==> flow/design.v <==
module MUL_datapath (eqz, LdA, LdB, LdP, clrP, decB, data_in, clk);
   input LdA, LdB, LdP, clrP, decB, clk;
   input [15:0] data_in;
   output eqz;
   wire [15:0] X, Y, Z, Bout, Bus;
   PIPO1 A (X, Bus, LdA, clk);
   PIPO2 P (Y, Z, LdP, clrP, clk);
   CNTR B (Bout, Bus, LdB, decB,  clk);
   ADD AD (Z, X, Y);
   EQZ COMP (eqz, Bout);
endmodule
module PIPO1 (dout, din, ld, clk);
   input [15:0] din;
   input ld, clk;
   output reg [15:0] dout;
   always @ (posedge clk)
      if (ld) dout <= din;
endmodule
module ADD (out, in1, in2);
    input [15:0] in1, in2;
    output reg [15:0] out;
 always @ (*)
   out = in1+in2;
endmodule
module PIPO2 (dout, din, ld, clr, clk);
   input [15:0] din;
   input ld, clr, clk;
   output reg [15:0] dout;
   always @ (posedge clk)
     if (clr) dout <= 16'b0;
     else if (ld) dout <= din;
endmodule
module EQZ (eqz, data);
    input [15:0] data;
    output eqz;
    assign eqz = (data == 0);
endmodule
module CNTR (dout, din, ld, dec, clk);
   input [15:0] din;
   input ld, dec, clk;
   output reg [15:0] dout;
  always @ (posedge clk)
    if (ld) dout <= din;
    else if (dec) dout <= dout-1;
endmodule
module controller (LdA, LdB, LdP, clrP, decB, done, clk, eqz, start);
    input clk, eqz, start;
    output reg LdA, LdB, LdP, clrP, decB, done;
    reg [2:0] state;
    parameter S0=3'b000, S1=3'b001, S2=3'b010, S3=3'b011, S4=3'b100;
   always @ (posedge clk)
      begin
       case (state)
        S0: if (start) state <= S1;
        S1: state <= S2;
        S2: state <= S3;
        S3: #2 if (eqz) state <= S4;
        S4: state <= S4;
        default: state <= S0;
     endcase
    end
  always @ (state)
    begin
     case (state)
      S0: begin #1 LdA=0; LdB=0; LdP=0; clrP=0; decB=0; end
      S1: begin #1 LdA=1; end
      S2: begin #1 LdA=0; LdB=1; clrP=1; end
      S3: begin #1 LdB=0; LdP=1; clrP=0; decB=1; end
      S4: begin #1 done=1; LdB=0; LdP=0; decB=0; end
      default: begin #1 LdA=0; LdB=0; LdP=0; clrP=0; decB=0; end
    endcase
  end
endmodule
**Tool chain data of MUL_datapath**

The steps from the RTL of MUL_datapath to its reports follow in flow order.
Lines are those of the file above, counted from 1.
Operators carry their Yosys type and port widths (W data, S select, Z words).
Cell names lack the library's common part.
The mark -- stands for no value.

- Top: MUL_datapath
- Clock: clk
- Library: sky130hd
- Corner: tt_025C_1v80

**After elaboration**

Source: Yosys, flattened and elaborated, memories not mapped. Widths are those after wreduce. Registers that Yosys merges into a memory's read port (data or address) are not register bits. Print and check cells do not count. Equal cells are merged and count once.

- $add $sub $neg: 1
- Multiplexer cells: 2
- Reductions and logical operators: 2

Operators with widths:

| cell | count |
|---|---|
| $mux W16 | 2 |
| $sub A16 B1 Y16 const B | 1 |
| $logic_not A16 Y1 | 1 |
| $reduce_bool A2 Y1 | 1 |

- Flip-flop bits (word level): 16
- Input port bits: 22
- Output and inout bits: 1
- Cells after elaboration: 6

**Logic depth**

Yosys ltp: most cells in a row. Word level: on the elaborated netlist, between registers, memories and ports. Mapped: between sequential cells and ports; inverters and the memories' decode and read muxes count.

- Depth in word-level cells: 3
- ABC_AREA: 0
- Gate-level depth with buffers: 7
- Gate-level depth less buffers: 6

**Netlist**

Source: synth_stat.txt of the flow (Yosys; design flattened, memories mapped). It holds for the ABC_AREA given above (unset counts as 0); a run with the other value may have another netlist.
Totals and module areas in this step are rounded.

Cell types:

| cell | count | total area (um2) |
|---|---|---|
| edfxtp_1 | 16 | 480.461 |
| xor2_1 | 10 | 87.584 |
| xnor2_1 | 3 | 26.275 |
| or4_4 | 2 | 22.522 |
| nor3_1 | 4 | 20.019 |
| nor4_1 | 3 | 18.768 |
| or3_1 | 3 | 18.768 |
| nor2_1 | 4 | 15.014 |
| ha_1 | 1 | 12.512 |
| nor3b_2 | 1 | 12.512 |
| inv_1 | 3 | 11.261 |
| nand2_1 | 3 | 11.261 |
| nand2b_1 | 1 | 6.256 |
| or2_2 | 1 | 6.256 |
| buf_2 | 1 | 5.005 |
| o21ai_0 | 1 | 5.005 |

- Standard cells after synthesis: 57
- Mapped area: 759 um2
- Sequential part of the area: 480 um2
- Flip-flops: 16
- Buffer cells: 1

The figures by module come from a second, unflattened synthesis with its own total; it is not the netlist above.

- Cell total of the unflattened synthesis: 94
- Area total of the unflattened synthesis: 980 um2

Rows give one instance, submodules left out.

Modules:

| module | times used | cells | area (um2) | seq. area (um2) |
|---|---|---|---|---|
| CNTR | 1 | 88 | 942 | 480 |
| EQZ | 1 | 5 | 33.8 | 0.0 |
| MUL_datapath | 1 | 1 | 3.8 | 0.0 |

**Worst setup path after synthesis**

Path of least setup slack by OpenSTA after synthesis, without wires, with an ideal clock, recovery checks aside; 20% of the period is set as input and as output delay. Where synthesis merged equal registers, the netlist keeps one of their names.

- Path type: register to output
- Start: register B.dout[8]
- End: output eqz
- Period: 2.6 ns
- Output delay: 0.520 ns
- Launch time at the first pin: 0.000 ns
- Arrival time: 1.818 ns
- Required time: 2.080 ns
- Setup slack: 0.262 ns
- Path delay: 1.818 ns
- Stages: 4
- Buffers on the path: 0
- Period reached after synthesis: 2.338 ns

"path delay" is the arrival time less input delay plus setup time.
A path that ends at an output port has no setup time.
"stages": output pins that drive a net of the path, with the launching flip-flop's if there is one; two outputs of one cell count as two.
"period reached after synthesis" is the clock period less the worst setup slack; recovery checks do not enter. This is arithmetic on one report: input and output delays are still those of the set period (20% each).
The rows between start and end are the longest chain of elaborated cells between them; the timing report does not say that the signal goes this way. Where chains are equally long, one stands for them.
A line is the first line of the expression or statement that the cell stems from. Yosys adds cells for indexed reads and writes and turns some case tables into memories.

- Path through: edfxtp_1 -> or4_4 -> or4_4 -> nor4_1
- Length of the longest elaborated chain: 1
- Elaborated cells between the ends (all ways): 1
- Source lines of those cells: 1
- Classes of those cells: reduce/logical (1)

Ends and longest elaborated chain, after synthesis:

| item | line | text |
|---|---|---|
| start, declared | 41 | `output reg [15:0] dout;` |
| start, assigned | 43 | `if (ld) dout <= din;` |
| start, assigned | 44 | `else if (dec) dout <= dout-1;` |
| $logic_not A16 Y1 | 36 | `assign eqz = (data == 0);` |
| end, declared | 4 | `output eqz;` |

**Timing after layout**

Path of least setup slack in the final report of entry A (OpenROAD, finished layout, wires in). Where an end is a register, its clock arrival counts in the times.

- Path type: register to output
- Start: register B.dout[8]
- End: output eqz
- Period: 4.04 ns
- Output delay: 0.81 ns
- Launch time at the first pin: 0.24 ns
- Arrival time: 2.52 ns
- Required time: 3.23 ns
- Setup slack: 0.71 ns
- Stages: 5
- Buffers on the path: 1

The rows between start and end are the longest chain of elaborated cells between them; the timing report does not say that the signal goes this way. Where chains are equally long, one stands for them.

- Path through: edfxtp_1 -> or4_4 -> or4_4 -> nor4_1 -> clkdlybuf4s50_1
- Length of the longest elaborated chain: 1
- Elaborated cells between the ends (all ways): 1
- Source lines of those cells: 1
- Classes of those cells: reduce/logical (1)

Ends and longest elaborated chain, after layout:

| item | line | text |
|---|---|---|
| start, declared | 41 | `output reg [15:0] dout;` |
| start, assigned | 43 | `if (ld) dout <= din;` |
| start, assigned | 44 | `else if (dec) dout <= dout-1;` |
| $logic_not A16 Y1 | 36 | `assign eqz = (data == 0);` |
| end, declared | 4 | `output eqz;` |

Subject: flow runs of MUL_datapath

Hi,

MUL_datapath through Yosys and OpenROAD on sky130hd: 2 stored runs, unordered, with their settings and measured results. The constraints put input and output delay at 20% of the set period each and load the outputs with 0.01 pF.
"clock period achieved" = clock period - worst setup slack. The figure is calculated, with input and output delays left at 20% of the set period.
By "power consumption" is meant OpenSTA's value without simulated activity: inputs other than the clock are taken to toggle once in ten clock periods, and the tool carries that through the logic.
Measured values are rounded.

### Entry A

Settings: `period_ns=4.04`, `CORE_UTILIZATION=24`, `PLACE_DENSITY=0.45`, `CORE_ASPECT_RATIO=0.8`, `CELL_PAD_IN_SITES_GLOBAL_PLACEMENT=0`, `CELL_PAD_IN_SITES_DETAIL_PLACEMENT=1`, `TNS_END_PERCENT=5`, `GPL_TIMING_DRIVEN=1`, `CTS_CLUSTER_SIZE=83`, `CTS_CLUSTER_DIAMETER=79`, `CAP_MARGIN=5`, `CORE_MARGIN=2`, `SLEW_MARGIN=20`

- Synthesis area: 759 um2
- Die footprint: 3,630 um2
- Utilization: 28.7 %
- Setup slack of the worst path: 0.714 ns
- Setup TNS: 0.000 ns
- Worst hold slack after layout: 0.564 ns
- Power consumption: 0.464 mW
- Clock period achieved: 3.326 ns

### Entry B

Settings: `period_ns=2.46`, `SETUP_SLACK_MARGIN=0.18`, `CAP_MARGIN=20`, `CORE_MARGIN=2`, `CORE_UTILIZATION=40`, `SLEW_MARGIN=20`

- Synthesis area: 759 um2
- Die footprint: 2,260 um2
- Utilization: 53.3 %
- Setup slack of the worst path: 0.001 ns
- Setup TNS: 0.000 ns
- Worst hold slack after layout: 0.572 ns
- Power consumption: 0.772 mW
- Clock period achieved: 2.459 ns

Regards
