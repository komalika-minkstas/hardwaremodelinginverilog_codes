==> flow/design.v <==
module regbank_v2 (rdData1, rdData2, wrData, sr1, sr2, dr, write, clk);
   input clk, write;
   input [1:0] sr1, sr2, dr;  
   input [31:0] wrData;
   output [31:0] rdData1, rdData2;
   reg [31:0] R0, R1, R2, R3;
  assign rdData1 = (sr1 == 0) ? R0 :
                   (sr1 == 1) ? R1 :
                   (sr1 == 2) ? R2 :
                   (sr1 == 3) ? R3 : 0;
 assign rdData1 = (sr1 == 0) ? R0 :
                   (sr1 == 1) ? R1 :
                   (sr1 == 2) ? R2 :
                   (sr1 == 3) ? R3 : 0;
  always @ (posedge clk)
   begin
    if (write)
      case (dr)
        0: R0 <= wrData;
        1: R1 <= wrData;
        2: R2 <= wrData;
        3: R3 <= wrData;
      endcase
   end
endmodule
# [Step by step through the tools: regbank_v2]
# The steps from the RTL of regbank_v2 to its reports follow in flow order.
# Line numbers count from 1 in the design file above.
# Operators: Yosys type, input widths -> output width; for muxes data width and select width s.
# Not given: -
[design] top_module="regbank_v2" clk_port="clk" lib="sky130hd" lib_corner="tt_025C_1v80"

# [Word level]
# Counts by Yosys on the flattened word-level netlist (proc, flatten, opt, wreduce; memories kept). Register bits leave out memories and registers merged into their read ports (data or address); mux counts leave out enables and synchronous resets folded into registers. Print and check cells are left out. Cells with the same type and inputs are merged into one.
[word_totals] ff_bits=128 latch_bits=0 mem_bits_rw=0 rom_bits=0 clocked_rd_ports_x_width=0 n_memories=0 output_inout_bits=64 wordCells=20
[op_classes] add_sub_neg=0 n_mul=0 n_div=0 n_cmp=0 eq_ne=6 n_shift=0 mux=4 logic=0 reduce_and_logical=6
[op_table] cell="$mux 32" n=4
[op_table] cell="$eq 2x2->1 const B" n=4
[op_table] cell="$reduce_and 2->1" n=4
[op_table] cell="$eq 2x1->1 const B" n=2
[op_table] cell="$logic_not 2->1" n=2

# [Depth]
# Yosys ltp: most cells in a row. Word level: on the elaborated netlist, between registers, memories and ports. Mapped: between sequential cells and ports; inverters and the memories' decode and read muxes count.
[logic_depth] depth_word=5 abc_area=0 depth_mapped=3 mapped_depth_nobuf=1

# [Netlist]
# Yosys stat after the flow's synthesis: flattened, memories mapped to cells. It holds for the ABC_AREA given above (unset counts as 0); a run with the other value may have another netlist.
[synth_totals] mapped_cells=204 mapped_area_mm2=0.0049335 ffs=128 buffers=39
[types] cell="sky130_fd_sc_hd__edfxtp_1" n=128 type_area_um2=3.84E+03
[types] cell="sky130_fd_sc_hd__mux4_2" n=30 type_area_um2=675.648
[types] cell="sky130_fd_sc_hd__buf_4" n=32 type_area_um2=240.23
[types] cell="sky130_fd_sc_hd__buf_12" n=3 type_area_um2=60.058
[types] cell="sky130_fd_sc_hd__mux4_1" n=2 type_area_um2=52.55
[types] cell="sky130_fd_sc_hd__and3b_1" n=2 type_area_um2=17.517
[types] cell="sky130_fd_sc_hd__buf_2" n=3 type_area_um2=15.014
[types] cell="sky130_fd_sc_hd__buf_6" n=1 type_area_um2=11.261
[types] cell="sky130_fd_sc_hd__nor3b_1" n=1 type_area_um2=7.507
[types] cell="sky130_fd_sc_hd__and3_1" n=1 type_area_um2=6.256
[types] cell="sky130_fd_sc_hd__conb_1" n=1 type_area_um2=3.754

# [Worst setup path after synthesis]
# Path of least setup slack by OpenSTA after synthesis, without wires, with an ideal clock, recovery checks aside; 20% of the period is set as input and as output delay. Where synthesis merged equal registers, the netlist keeps one of their names.
[synth_timing] path_type="input-to-reg" from="in dr[0]" to="reg R0[0]" clock_period_ps=3310 in_delay_ps=662 launch_ps=662 arrival_time_ps=3065 path_slack_ps=-223 delay_ps=2871 stages=1 synth_period_reached_ps=3533
# "delay_ps" is the arrival time less input delay plus setup time.
# "stages": output pins that drive a net of the path, with the launching flip-flop's if there is one; two outputs of one cell count as two.
# "synth_period_reached_ps" is the clock period less the worst setup slack; recovery checks do not enter. This is arithmetic on one report: input and output delays are still those of the set period (20% each).
# The rows between start and end are the longest chain of elaborated cells between them; the timing report does not say that the signal goes this way. Where chains are equally long, one stands for them.
# Each line given opens the expression or statement behind the cell; cells for indexed reads and writes are added by Yosys, which also makes memories of some case tables.
[synth_via] cell_sequence="sky130_fd_sc_hd__nor3b_1" elab_chain_len=2 cone_cells=2 classes_between="reduce/logical (2)"
[synth_rtl] element="from (decl)" line=3 text="input [1:0] sr1, sr2, dr;"
[synth_rtl] element="$logic_not 2->1" line=18 text="case (dr)"
[synth_rtl] element="$reduce_and 2->1"
[synth_rtl] element="to (assign)" line=19 text="0: R0 <= wrData;"
[synth_rtl] element="to (decl)" line=6 text="reg [31:0] R0, R1, R2, R3;"

# [Path in the finished layout]
# Path of least setup slack in the final report of job 1 (OpenROAD, finished layout, wires in). Where an end is a register, its clock arrival counts in the times.
# The path's times are printed in steps of 10 ps; the period is the one set.
[layout_timing] path_type="input-to-output" from="in sr1[0]" to="out rdData1[2]" clock_period_ps=4470 in_delay_ps=890 out_delay_ps=890 launch_ps=890 arrival_time_ps=2600 path_slack_ps=980 stages=4
# The rows between start and end are the longest chain of elaborated cells between them; the timing report does not say that the signal goes this way. Where chains are equally long, one stands for them.
[layout_via] cell_sequence="sky130_fd_sc_hd__buf_2 > sky130_fd_sc_hd__buf_4 > sky130_fd_sc_hd__mux4_2 > sky130_fd_sc_hd__clkdlybuf4s50_1" elab_chain_len=5 cone_cells=8 classes_between="eq/ne (3); mux (4); reduce/logical (1)"
[layout_rtl] element="from (decl)" line=3 text="input [1:0] sr1, sr2, dr;"
[layout_rtl] element="$eq 2x2->1" line=10 text="(sr1 == 3) ? R3 : 0;"
[layout_rtl] element="$mux 32" line=10
[layout_rtl] element="$mux 32" line=9 text="(sr1 == 2) ? R2 :"
[layout_rtl] element="$mux 32" line=8 text="(sr1 == 1) ? R1 :"
[layout_rtl] element="$mux 32" line=7 text="assign rdData1 = (sr1 == 0) ? R0 :"
[layout_rtl] element="to (decl)" line=5 text="output [31:0] rdData1, rdData2;"

# Measured data: module regbank_v2, platform sky130hd, 2 stored runs of the flow under differing settings, order arbitrary. Input and output delays are each 20% of the period that was set; the output load is 0.01 pF.
# "worst_path_time_ps" means the part of the period allowed to the worst setup path (the constraints hold back 20% at inputs and 20% at outputs) less its slack; where the path has registers, the arrival times of their clocks count too.
# "worst_path_time_ps" is given in steps of 10 ps.
run="job 1" settings period_ns=4.47 CORE_UTILIZATION=32 CAP_MARGIN=20 CORE_MARGIN=2 SLEW_MARGIN=20
run="job 1" results final_util_pct=41.3 tns_setup_ps=0 final_die_area_mm2=0.0164263 synth_area_mm2=0.0049335 cell_area_final_mm2=0.006261 timing.setup.ws_ps=980 worst_path_time_ps=1700 worst_path_kind="input-to-output" hold_ws_ps=1122
run="job 2" settings period_ns=5.28 CORE_UTILIZATION=47 PLACE_DENSITY=0.52 CORE_ASPECT_RATIO=1.51 CORE_MARGIN=6 CELL_PAD_IN_SITES_GLOBAL_PLACEMENT=0 ABC_AREA=0 CTS_CLUSTER_SIZE=72 CTS_CLUSTER_DIAMETER=131 MAX_ROUTING_LAYER="met4" CAP_MARGIN=20 SLEW_MARGIN=20
run="job 2" results final_util_pct=60.7 tns_setup_ps=0 final_die_area_mm2=0.0131517 synth_area_mm2=0.0049335 cell_area_final_mm2=0.0061534 timing.setup.ws_ps=1289 worst_path_time_ps=1880 worst_path_kind="input-to-output" hold_ws_ps=1281
